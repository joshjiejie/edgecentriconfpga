==> flow/design.v <==
module fifo(
   dout, full, empty,  
   clk, rst, r, w, din
   );
   parameter DATA_WIDTH = 32;
   parameter ADDR_WIDTH = 3;
   input     clk;
   input     rst;
   input     r;
   input     w;
   wire [(DATA_WIDTH-1):0] dout2;
   output [(DATA_WIDTH-1):0] dout;
   input [(DATA_WIDTH-1):0]  din;
   output 		     full;
   output 		     empty;
   reg [ADDR_WIDTH:0] 	     w_ptr, r_ptr;
   wire 		     r_mem, w_mem;
   assign dout = empty ? {(DATA_WIDTH-1){1'b0}} : dout2;
   assign full = (w_ptr[(ADDR_WIDTH-1):0] == r_ptr[(ADDR_WIDTH-1):0]) 
   && (w_ptr[ADDR_WIDTH] != r_ptr[ADDR_WIDTH]);
   assign 		     empty = (w_ptr == r_ptr);
   assign r_mem = (r && !empty) || (r && w);
   assign w_mem = (w && !full) || (r && w);
   always@(posedge clk)
     begin
	if(rst)
	  begin
	     w_ptr <= 'd0;
	     r_ptr <= 'd0;
	  end
	else
	  begin
	     w_ptr <= (w && !full) ? w_ptr + 1 : w_ptr;
	     r_ptr <= (r && !empty) ? r_ptr + 1 : r_ptr;
	  end
     end
   fifo_storage #(DATA_WIDTH,ADDR_WIDTH ) m0
   (
	   .r_data			(dout2),
	   .clk				(clk),
	   .r_addr			(r_ptr[(ADDR_WIDTH-1):0]),
	   .w_addr			(w_ptr[(ADDR_WIDTH-1):0]),
	   .w_data			(din),
	   .w				(w_mem)
    );
endmodule  
module fifo_storage(
   r_data,
   clk, r_addr, w_addr, w_data,  w
   );
   parameter DATA_WIDTH = 32;
   parameter ADDR_WIDTH = 3;
   parameter RAM_DEPTH = 1 << ADDR_WIDTH;
   input clk;
   input [(ADDR_WIDTH-1):0] r_addr;
   input [(ADDR_WIDTH-1):0] w_addr;
   input [(DATA_WIDTH-1):0] w_data;
   output[(DATA_WIDTH-1):0] r_data;
   input w;
   reg [(DATA_WIDTH-1):0] mem [(RAM_DEPTH-1):0];
   assign 		  r_data = mem[r_addr];
   always@(posedge clk)
     begin
	mem[w_addr] <= w ? w_data : mem[w_addr];
     end
endmodule  
Reports on fifo
Tool output for the design above, in the order of the flow.
Lines are those of the file above, counted from 1.
{ "setup": {"top_module": "fifo", "clock": "clk", "lib": "sky130hd", "corner": "tt_025C_1v80"} }

Word-level counts
Source: Yosys, flattened and elaborated, memories not mapped. Widths are those after wreduce. Print and check cells do not count. Equal cells are merged and count once.
Yosys's memory passes give these memory sizes; they may raise the number of words (mostly to a power of two), join words into wider ones and drop unused or constant bits.
{ "bits": {"mem_bits_ro": 0, "in_bits": 36, "clocked_rd_ports_x_width": 32, "mem_bits_rw": 256, "latchBits": 0, "output_inout_bits": 34, "word_cells": 20, "n_memories": 1, "ff_bits": 8} }
{ "memory_table": {"columns": ["name", "words", "width", "read_ports", "wr", "line", "text"], "rows": [
  ["m0.mem", 8, 32, 1, 1, 60, "reg [(DATA_WIDTH-1):0] mem [(RAM_DEPTH-1):0];"]
]} }
{ "op_classes": {"shift": 0, "mul": 0, "addsub": 2, "div": 0, "reduce_logical": 7, "equal": 4, "cmp": 0, "logic": 0, "n_mux": 4} }
{ "op_table": {"columns": ["op", "n"], "rows": [
  ["two-way mux 32 bit", 2],
  ["adder 4 x 1 -> 4 bit with constant B", 2],
  ["two-way mux 3 bit", 2],
  ["logical AND 1 bit", 4],
  ["equality test 4 bit", 1],
  ["equality test 3 bit", 1],
  ["zero test 1 bit", 2],
  ["inequality test 1 bit", 1],
  ["inequality test 1 bit with constant B", 1],
  ["logical OR 1 bit", 1]
]} }

Logic depth
Yosys ltp: most cells in a row. Word level: on the elaborated netlist, between registers, memories and ports. Mapped: between sequential cells and ports; inverters and the memories' decode and read muxes count.
{ "depth": {"word_depth": 6, "abc_area": 0, "depth_mapped": 5} }

Mapped cells and area
The flow's flattened synthesis, as Yosys stat reports it; memories are mapped. The netlist is that of the ABC_AREA named above (0 if unset); the other value can give another one.
{ "types": {"columns": ["cell_type", "n", "area_total_um2"], "rows": [
  ["sky130_fd_sc_hd__edfxtp_1", 256, 7.69E+03],
  ["sky130_fd_sc_hd__mux4_2", 64, 1.44E+03],
  ["sky130_fd_sc_hd__mux2i_1", 35, 350.336],
  ["sky130_fd_sc_hd__dfxtp_1", 11, 220.211],
  ["sky130_fd_sc_hd__nor2_1", 37, 138.883],
  ["sky130_fd_sc_hd__buf_4", 10, 75.072],
  ["sky130_fd_sc_hd__mux2_2", 5, 56.304],
  ["sky130_fd_sc_hd__a211oi_1", 7, 52.55],
  ["sky130_fd_sc_hd__nor4_4", 2, 42.541],
  ["sky130_fd_sc_hd__buf_1", 9, 33.782],
  ["sky130_fd_sc_hd__xor2_2", 2, 32.531],
  ["sky130_fd_sc_hd__nor2b_1", 5, 31.28],
  ["sky130_fd_sc_hd__xnor2_1", 3, 26.275],
  ["sky130_fd_sc_hd__buf_2", 5, 25.024],
  ["sky130_fd_sc_hd__ha_1", 2, 25.024],
  ["sky130_fd_sc_hd__nand2b_1", 4, 25.024],
  ["sky130_fd_sc_hd__a41oi_1", 2, 17.517],
  ["sky130_fd_sc_hd__xor2_1", 2, 17.517]
]} }
Other cell types: 22; their cells: 29.
{ "mapped": {"mapped_cells": 490, "buf_cells": 28, "area_um2": 10511.3, "flip_flops": 267} }
The figures by module come from a second, unflattened synthesis with its own total; it is not the netlist above.
{ "unflattened": {"cells_unflattened": 485, "hier_area_um2": 10631.4} }
Each row is one instance without its submodules.
{ "modules": {"columns": ["mod", "n_inst", "n_cells", "area_um2", "mod_seq_area_um2"], "rows": [
  ["fifo_storage", 1, 383, 9825.7, 7687.4],
  ["fifo", 1, 102, 805.8, 160.2]
]} }

Path before layout
OpenSTA on the mapped netlist: ideal clock, no wires. The path of least setup slack (recovery checks aside). Input and output delay are each 20% of the period. Register names are those of the netlist, which keeps one name where synthesis merged equal registers.
{ "synth_path": {"path_kind": "input port to flip-flop", "from": "input w", "to": "memory m0.mem[4][0]", "in_delay_ns": 1.160, "stages": 2, "launch_ns": 1.160, "required_time_ns": 5.330, "n_path_buf": 0, "path_delay_ns": 3.376, "t_arrival_ns": 4.066, "setup_slack_ns": 1.264, "period_ns": 5.8, "synth_period_reached_ns": 4.536} }
"path_delay_ns" is the arrival time less input delay plus setup time.
"stages" counts driving pins, that of a launching flip-flop among them; a cell with two outputs on the path counts twice.
"synth_period_reached_ns" = period - worst setup slack (recovery checks aside). The figure is calculated, with input and output delays left at 20% of the set period.
Between the ends stands the longest chain of elaborated cells between them, by number of cells; it is not shown to be the way that was timed. Of several equally long chains one is given.
Each line given opens the expression or statement behind the cell; cells for indexed reads and writes are added by Yosys, which also makes memories of some case tables.
Only ways into the end's enable, where the timed path ends, are counted here.
{ "synth_between": {"path_cell_list": "sky130_fd_sc_hd__or3b_2 > sky130_fd_sc_hd__a211oi_1", "elab_chain_len": 3} }
{ "synth_rtl": {"columns": ["element", "line", "text"], "rows": [
  ["from (decl)", 10, "input     w;"],
  ["logical AND 1 bit", 23, "assign w_mem = (w && !full) || (r && w);"],
  ["logical OR 1 bit", 23, null],
  ["inequality test 1 bit", null, null],
  ["to (decl)", 60, "reg [(DATA_WIDTH-1):0] mem [(RAM_DEPTH-1):0];"]
]} }

Worst path after layout
Path of least setup slack in the final report of job 1 (OpenROAD, finished layout, wires in). Where an end is a register, its clock arrival counts in the times.
{ "layout_path": {"path_kind": "flip-flop to output port", "from": "register (name not given)", "to": "output dout[6]", "launch_ns": 0.51, "setup_slack_ns": 0.33, "t_arrival_ns": 3.06, "stages": 6, "period_ns": 4.23, "out_delay_ns": 0.85, "n_path_buf": 2, "required_time_ns": 3.38} }
{ "layout_between": {"path_cell_list": "sky130_fd_sc_hd__dfxtp_4 > sky130_fd_sc_hd__buf_4 > sky130_fd_sc_hd__mux4_2 > sky130_fd_sc_hd__mux2i_1 > sky130_fd_sc_hd__nor2_1 > sky130_fd_sc_hd__clkdlybuf4s50_1"} }
{ "layout_rtl": {"columns": ["element", "line", "text"], "rows": [
  ["to (decl)", 12, "output [(DATA_WIDTH-1):0] dout;"]
]} }
Chain of elaborated cells between the ends: none given.

==> results <==
Measured results for fifo: 2 stored runs of the Yosys and OpenROAD flow on sky130hd. The settings differ; the order carries no meaning. The constraints put input and output delay at 20% of the set period each and load the outputs with 0.01 pF.
"period achieved" means the clock period less the worst setup slack. The figure is calculated, with input and output delays left at 20% of the set period.
"time on the worst setup path" = time allowed to the worst setup path (clock period - input delay - output delay, where it has them) - its slack; a late launch clock adds to it, a late capture clock takes from it.
"power consumption": no workload was simulated; the value follows from the tool's default switching activity.

==> job 1: settings <==
{ "period_ns": 4.23, "CORE_UTILIZATION": 69, "SETUP_SLACK_MARGIN": 0.04, "PLACE_DENSITY": 0.86, "CORE_ASPECT_RATIO": 0.62, "CORE_MARGIN": 9, "TNS_END_PERCENT": 80, "CAP_MARGIN": 35, "MIN_ROUTING_LAYER": "met2", "MAX_ROUTING_LAYER": "met5", "SLEW_MARGIN": 20 }
==> job 1: results <==
power consumption: 6.326 mW
cell area after synthesis: 10511.3 um^2
utilization of the finished layout: 83.5%
lowest setup slack: 0.327 ns
die size: 20128.6 um^2
period achieved: 3.903 ns
worst-case hold slack: 0.654 ns
time on the worst setup path: 3.06 ns
worst path kind: flip-flop to output port

==> job 2: settings <==
{ "period_ns": 3.52, "CORE_UTILIZATION": 72, "PLACE_DENSITY_LB_ADDON": 0.27, "CELL_PAD_IN_SITES_GLOBAL_PLACEMENT": 3, "GPL_ROUTABILITY_DRIVEN": 0, "CTS_CLUSTER_SIZE": 47, "CAP_MARGIN": 20, "CORE_MARGIN": 2, "SLEW_MARGIN": 20 }
==> job 2: results <==
incomplete, placement halted on FLW-0024
